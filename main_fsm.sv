==> flow/design.v <==
module FSM_test(
    input logic clk,
    input logic [11:0] ready,
    output logic [16:0] en,
    input logic rst,
    input logic test
);
logic load_l1a;
logic load_l1b;
logic load_l2a;
logic load_l2b;
logic load_l3a;
logic en_1a1;
logic en_1a2;
logic en_1a3;
logic en_1b1;
logic en_1b2;
logic en_1b3;
logic en_1c1;
logic en_1c2;
logic en_1c3;
logic en_active_l1a;
logic en_active_l1b;
logic en_active_l3c;
logic rdy_1a1;
logic rdy_1a2;
logic rdy_1a3;
logic rdy_1b1;
logic rdy_1b2;
logic rdy_1b3;
logic rdy_1c1;
logic rdy_1c2;
logic rdy_1c3;
logic rdy_act_l1a;
logic rdy_act_l1b;
logic rdy_act_l3a;
assign rdy_1a1=ready[11];
assign rdy_1a2=ready[10];
assign rdy_1a3=ready[9];
assign rdy_1b1=ready[8];
assign rdy_1b2=ready[7];
assign rdy_1b3=ready[6];
assign rdy_1c1=ready[5];
assign rdy_1c2=ready[4];
assign rdy_1c3=ready[3];
assign rdy_act_l1a=ready[2];
assign rdy_act_l1b=ready[1];
assign rdy_act_l3a=ready[0];
assign en[0]=load_l1a;
assign en[1]=load_l1b;
assign en[2]=load_l2a;
assign en[3]=load_l2b;
assign en[4]=load_l3a;
assign en[5]=en_1a1;
assign en[6]=en_1a2;
assign en[7]=en_1a3;
assign en[8]=en_1b1;
assign en[9]=en_1b2;
assign en[10]=en_1b3;
assign en[11]=en_1c1;
assign en[12]=en_1c2;
assign en[13]=en_1c3;
assign en[14]=en_active_l1a;
assign en[15]=en_active_l1b;
assign en[16]=en_active_l3c;
logic [5:0] curr_state,next_state;
logic [5:0] next;
always @(posedge clk) begin
    casex({curr_state})
    6'd0: if ( test===1'b1 ) begin
         next=6'd2;
    end else begin
        next=6'd0;
    end
    6'd1: if ( rst==1'b0 ) begin
        next=6'd0;
    end else begin
        next=6'd1;
    end
    6'd2: if (( ((rdy_1a1)&&(rdy_1a2)&&(rdy_1a3))==1'b1 )&&( ((rdy_1b1)&&(rdy_1b2)&&(rdy_1b3))==1'b1 )) begin
        next=6'd3;
    end else begin
        next=6'd2;
    end
    6'd3: if (( ((rdy_1a1)&&(rdy_1a2)&&(rdy_1a3))==1'b1 )&&( ((rdy_1b1)&&(rdy_1b2)&&(rdy_1b3))==1'b1 )) begin
        next=6'd4;
    end else begin
        next=6'd3;
    end
    6'd4: if ( ((rdy_1c1)&&(rdy_1c2)&&(rdy_1c3))==1'b1) begin
        next=6'd8;
    end else begin
        next=6'd4;
    end
    6'd8: if ( ((rdy_1c1)&&(rdy_1c2)&&(rdy_1c3))==1'b1) begin
        next=6'd9;
    end else begin
        next=6'd8;
    end
    6'd9: if ( ((rdy_1c1)&&(rdy_1c2)&&(rdy_1c3))==1'b1) begin
        next=6'd10;
    end else begin
        next=6'd9;
    end
    6'd10: if(test==1'b1) begin
        next=layer_1_init;
        end else begin
            next=6'd0;
        end
        default: next=6'd1;        
    endcase
end
assign next_state=next;
vDFF #(6) FSM_VDFF(
    .clk(clk),
    .load(1'b1),
    .out(curr_state),
    .in(next_state)
);
always @(posedge clk) begin
    casex({curr_state}) 
    6'd0 : begin 
            load_l1a     =1'b1;
            load_l1b     =1'b1;
            load_l2a     =1'b0;
            load_l2b     =1'b0;
            load_l3a     =1'b0;
            en_1a1       =1'b0;
            en_1a2       =1'b0;
            en_1a3       =1'b0;
            en_1b1       =1'b0;
            en_1b2       =1'b0;
            en_1b3       =1'b0;
            en_1c1       =1'b0;
            en_1c2       =1'b0;
            en_1c3       =1'b0;
            en_active_l1a=1'b0;
            en_active_l1b=1'b0;
            en_active_l3c=1'b0;
    end
    6'd1 :begin 
            load_l1a     =1'b0;
            load_l1b     =1'b0;
            load_l2a     =1'b0;
            load_l2b     =1'b0;
            load_l3a     =1'b0;
            en_1a1       =1'b0;
            en_1a2       =1'b0;
            en_1a3       =1'b0;
            en_1b1       =1'b0;
            en_1b2       =1'b0;
            en_1b3       =1'b0;
            en_1c1       =1'b0;
            en_1c2       =1'b0;
            en_1c3       =1'b0;
            en_active_l1a=1'b0;
            en_active_l1b=1'b0;
            en_active_l3c=1'b0;
    end
    6'd2 :begin 
            load_l1a     =1'b0;
            load_l1b     =1'b0;
            load_l2a     =1'b0;
            load_l2b     =1'b0;
            load_l3a     =1'b0;
            en_1a1       =1'b0;
            en_1a2       =1'b0;
            en_1a3       =1'b0;
            en_1b1       =1'b0;
            en_1b2       =1'b0;
            en_1b3       =1'b0;
            en_1c1       =1'b0;
            en_1c2       =1'b0;
            en_1c3       =1'b0;
            en_active_l1a=1'b0;
            en_active_l1b=1'b0;
            en_active_l3c=1'b0;
    end
    6'd3  :begin 
            load_l1a     =1'b0;
            load_l1b     =1'b0;
            load_l2a     =1'b0;
            load_l2b     =1'b0;
            load_l3a     =1'b0;
            en_1a1       =1'b1;
            en_1a2       =1'b1;
            en_1a3       =1'b1;
            en_1b1       =1'b1;
            en_1b2       =1'b1;
            en_1b3       =1'b1;
            en_1c1       =1'b0;
            en_1c2       =1'b0;
            en_1c3       =1'b0;
            en_active_l1a=1'b0;
            en_active_l1b=1'b0;
            en_active_l3c=1'b0;
    end
     6'd4 :begin 
            load_l1a     =1'b0;
            load_l1b     =1'b0;
            load_l2a     =1'b0;
            load_l2b     =1'b0;
            load_l3a     =1'b0;
            en_1a1       =1'b0;
            en_1a2       =1'b0;
            en_1a3       =1'b0;
            en_1b1       =1'b0;
            en_1b2       =1'b0;
            en_1b3       =1'b0;
            en_1c1       =1'b0;
            en_1c2       =1'b0;
            en_1c3       =1'b0;
            en_active_l1a=1'b1;
            en_active_l1b=1'b1;
            en_active_l3c=1'b0;
    end
    6'd8 :begin 
            load_l1a     =1'b0;
            load_l1b     =1'b0;
            load_l2a     =1'b1;
            load_l2b     =1'b1;
            load_l3a     =1'b0;
            en_1a1       =1'b0;
            en_1a2       =1'b0;
            en_1a3       =1'b0;
            en_1b1       =1'b0;
            en_1b2       =1'b0;
            en_1b3       =1'b0;
            en_1c1       =1'b0;
            en_1c2       =1'b0;
            en_1c3       =1'b0;
            en_active_l1a=1'b0;
            en_active_l1b=1'b0;
            en_active_l3c=1'b0;
    end
    6'd9  :begin 
            load_l1a     =1'b0;
            load_l1b     =1'b0;
            load_l2a     =1'b0;
            load_l2b     =1'b0;
            load_l3a     =1'b0;
            en_1a1       =1'b0;
            en_1a2       =1'b0;
            en_1a3       =1'b0;
            en_1b1       =1'b0;
            en_1b2       =1'b0;
            en_1b3       =1'b0;
            en_1c1       =1'b1;
            en_1c2       =1'b1;
            en_1c3       =1'b1;
            en_active_l1a=1'b0;
            en_active_l1b=1'b0;
            en_active_l3c=1'b0;
    end
    6'd10 :begin 
            load_l1a     =1'b0;
            load_l1b     =1'b0;
            load_l2a     =1'b0;
            load_l2b     =1'b0;
            load_l3a     =1'b1;
            en_1a1       =1'b0;
            en_1a2       =1'b0;
            en_1a3       =1'b0;
            en_1b1       =1'b0;
            en_1b2       =1'b0;
            en_1b3       =1'b0;
            en_1c1       =1'b0;
            en_1c2       =1'b0;
            en_1c3       =1'b0;
            en_active_l1a=1'b0;
            en_active_l1b=1'b0;
            en_active_l3c=1'b1;
    end
endcase
end
endmodule
module vDFF(clk, load, in, out);  
  parameter n = 9;   
  input clk, load;
  input [n-1:0] in;
  output [n-1:0] out;
  reg [n-1:0] out;
  wire [n-1:0] next_out;
  assign next_out = (load ? in : out);
  always @(posedge clk)
    out = next_out;
endmodule 
======== Step by step through the tools: FSM_test ========
The steps from the RTL of FSM_test to its reports follow in flow order.
Lines are those of the file above, counted from 1.
The mark n/a stands for no value.
inputs
  design top .............................. FSM_test
  clock port .............................. clk
  cell library ............................ sky130hd
  library corner .......................... tt_025C_1v80

======== Word level ========
Yosys after proc, flatten, opt, wreduce and memory -nomap, before mapping. Memory bits, and registers merged into a memory's read port (data or address), are not among the register bits. Print and check cells are not counted. Equal cells are merged and count once.
word-level totals
  flip-flop bits (word level) ............. 14
  input bits .............................. 15
  output and inout bits ................... 17
  word-level cells ........................ 51
operators by class
  eq/ne operators ......................... 8
  multiplexer cells ....................... 15
  reductions and logical operators ........ 20
operators by type and width
  cell                                    count
  OR reduction 7 bit                      6
  case mux 4 bit (select 8 bit)           1
  nonzero test 2 bit                      6
  == test 4 bit with constant B           3
  case mux 1 bit (select 2 bit)           6
  == test 4 x 2 -> 1 bit with constant B  2
  logical AND 1 bit                       7
  zero test 6 bit                         1
  == test 4 x 1 -> 1 bit with constant B  1
  == test 4 x 3 -> 1 bit with constant B  1
  two-way mux 4 bit                       1
  two-way mux 2 bit                       2
  two-way mux 1 bit                       4
  two-way mux 3 bit                       1
  === test 1 bit with constant B          1

======== Longest topological paths ========
Yosys ltp: most cells in a row. Word level: on the elaborated netlist, between registers, memories and ports. Mapped: between sequential cells and ports; inverters and the memories' decode and read muxes count.
depth
  depth after elaboration ................. 5
  ABC_AREA ................................ 1
  depth in mapped cells ................... 7
  mapped depth without buffers ............ 7

======== Mapped cells and area ========
Source: synth_stat.txt of the flow (Yosys; design flattened, memories mapped). It holds for the ABC_AREA given above (unset counts as 0); a run with the other value may have another netlist.
cells by type
  type                       count  area in all (µm²)
  sky130_fd_sc_hd__edfxtp_1  6      180.173
  sky130_fd_sc_hd__dfxtp_1   8      160.154
  sky130_fd_sc_hd__buf_4     17     127.622
  sky130_fd_sc_hd__nand2_1   14     52.55
  sky130_fd_sc_hd__inv_1     11     41.29
  sky130_fd_sc_hd__nor2_8    2      40.038
  sky130_fd_sc_hd__nor2_1    8      30.029
  sky130_fd_sc_hd__nand3_1   5      25.024
  sky130_fd_sc_hd__inv_2     5      18.768
  sky130_fd_sc_hd__nor2_2    3      18.768
  sky130_fd_sc_hd__nand2_2   2      12.512
  sky130_fd_sc_hd__nand4_1   2      12.512
  sky130_fd_sc_hd__nand2_4   1      11.261
  sky130_fd_sc_hd__nor3_1    2      10.01
  sky130_fd_sc_hd__o21ai_2   1      8.758
  sky130_fd_sc_hd__inv_4     1      6.256
  sky130_fd_sc_hd__o22ai_1   1      6.256
  sky130_fd_sc_hd__a21oi_1   1      5.005
  sky130_fd_sc_hd__o21ai_1   1      5.005
synthesis totals
  standard cells after synthesis .......... 91
  mapped area ............................. 772.0 µm²
  sequential area ......................... 340.3 µm²
  flip-flop cells ......................... 14
  buffer cells ............................ 17

======== Timing after synthesis ========
Source: OpenSTA report_checks on the synthesized netlist (no wires, ideal clock, input and output delay 20% of the period each), path of least setup slack; recovery checks are left aside. Register names are those of the netlist, which keeps one name where synthesis merged equal registers.
path after synthesis
  path type ............................... register -> register
  start point ............................. register FSM_VDFF.out[0]
  end point ............................... register load_l2b
  period .................................. 2.12 ns
  library setup time ...................... 0.253 ns
  time at the first pin ................... 0.000 ns
  arrival ................................. 0.898 ns
  required time ........................... 1.867 ns
  path slack .............................. 0.969 ns
  delay of the path ....................... 1.151 ns
  stages .................................. 7
  path buffers ............................ 0
  synthesis period reached ................ 1.151 ns
"delay of the path" is the arrival time less input delay plus setup time.
"stages": output pins that drive a net of the path, with the launching flip-flop's if there is one; two outputs of one cell count as two.
"synthesis period reached" = period - worst setup slack (recovery checks aside). The figure is calculated, with input and output delays left at 20% of the set period.
The rows between start and end are the longest chain of elaborated cells between them; the timing report does not say that the signal goes this way. Where chains are equally long, one stands for them.
A line is the first line of the expression or statement that the cell stems from. Yosys adds cells for indexed reads and writes and turns some case tables into memories.
A register here has more assigning lines than the two given.
The path ends at the data pin of a flip-flop with enable; ways to the enable are not counted.
on the way, after synthesis
  path through ............................ sky130_fd_sc_hd__dfxtp_1 sky130_fd_sc_hd__nor2_2 sky130_fd_sc_hd__inv_2 sky130_fd_sc_hd__nor2_8 sky130_fd_sc_hd__nor2_8 sky130_fd_sc_hd__inv_4 sky130_fd_sc_hd__o21ai_2
  cells in the longest elaborated chain ... 3
  elaborated cells between the ends (all ways) .. 10
  those cells by class .................... eq/ne (7); mux (1); reduce/logical (2)
RTL lines, path after synthesis
  what                           RTL line  source
  start: declaration             281       output [n-1:0] out;
  start: assignment              286       out = next_out;
  == test 4 bit                  121       casex({curr_state})
  OR reduction 7 bit             n/a
  case mux 1 bit (select 2 bit)  121
  end: assignment                126       load_l2b     =1'b0;
  end: assignment                145       load_l2b     =1'b0;
  end: declaration               11        logic load_l2b;

======== Worst path after layout ========
Path of least setup slack in the final report of run A (OpenROAD, finished layout, wires in). Where an end is a register, its clock arrival counts in the times.
path post-layout
  path type ............................... register -> output
  start point ............................. register (name not given)
  end point ............................... output port en[10]
  period .................................. 2.36 ns
  external output delay ................... 0.47 ns
  time at the first pin ................... 0.27 ns
  arrival ................................. 1.27 ns
  required time ........................... 1.89 ns
  path slack .............................. 0.62 ns
  stages .................................. 2
  path buffers ............................ 1
on the way, post-layout
  path through ............................ sky130_fd_sc_hd__edfxtp_1 sky130_fd_sc_hd__clkdlybuf4s50_1
  cells in the longest elaborated chain ... 0
  elaborated cells between the ends (all ways) .. 0
  source lines of those cells ............. 0
RTL lines, path post-layout
  what              RTL line  source
  end: declaration  4         output logic [16:0] en,

==> results <==
Measured results for FSM_test: 2 stored runs of the Yosys and OpenROAD flow on sky130hd. The settings differ; the order carries no meaning. The constraints put input and output delay at 20% of the set period each and load the outputs with 0.01 pF.
"period reached" is the run's clock period less its worst setup slack. It is reckoned from that one timing run; input and output delays stay at 20% of the period that was set.
By "time of the worst setup path" is meant the share of the clock period that the worst setup path is allowed (20% is reserved at inputs, 20% at outputs), minus its slack. Clock arrival times at its registers enter into it.
By "power consumption" is meant OpenSTA's value without simulated activity: inputs other than the clock are taken to toggle once in ten clock periods, and the tool carries that through the logic.

---- run A ----
settings
  period_ns = 2.36
  CORE_UTILIZATION = 33
  PLACE_DENSITY = 0.79
  CORE_ASPECT_RATIO = 0.97
  CORE_MARGIN = 5
  CELL_PAD_IN_SITES_GLOBAL_PLACEMENT = 0
  CELL_PAD_IN_SITES_DETAIL_PLACEMENT = 2
  ABC_AREA = 1
  GPL_TIMING_DRIVEN = 1
  CTS_CLUSTER_SIZE = 33
  CTS_CLUSTER_DIAMETER = 313
  CAP_MARGIN = 30
  SLEW_MARGIN = 5
  MIN_ROUTING_LAYER = met2
  MAX_ROUTING_LAYER = met4
results
  netlist area reported by Yosys .......... 772.0 µm²
  die footprint ........................... 3406.8 µm²
  standard-cell area of the final layout .. 985.9 µm²
  utilization of the finished layout ...... 0.437
  setup slack of the critical path ........ 0.620 ns
  post-route setup TNS .................... 0.000 ns
  final worst hold slack .................. 0.339 ns
  power consumption ....................... 705.3 µW
  period reached .......................... 1.740 ns
  time of the worst setup path ............ 1.27 ns
  class of the worst setup path ........... register -> output

---- run B ----
settings
  period_ns = 1.4
  CAP_MARGIN = 20
  CORE_MARGIN = 2
  CORE_UTILIZATION = 40
  SLEW_MARGIN = 20
results
  netlist area reported by Yosys .......... 779.5 µm²
  die footprint ........................... 2317.9 µm²
  standard-cell area of the final layout .. 974.7 µm²
  utilization of the finished layout ...... 0.547
  setup slack of the critical path ........ 0.095 ns
  post-route setup TNS .................... 0.000 ns
  final worst hold slack .................. 0.331 ns
  power consumption ....................... 1139 µW
  period reached .......................... 1.305 ns
  time of the worst setup path ............ 1.02 ns
  class of the worst setup path ........... register -> output
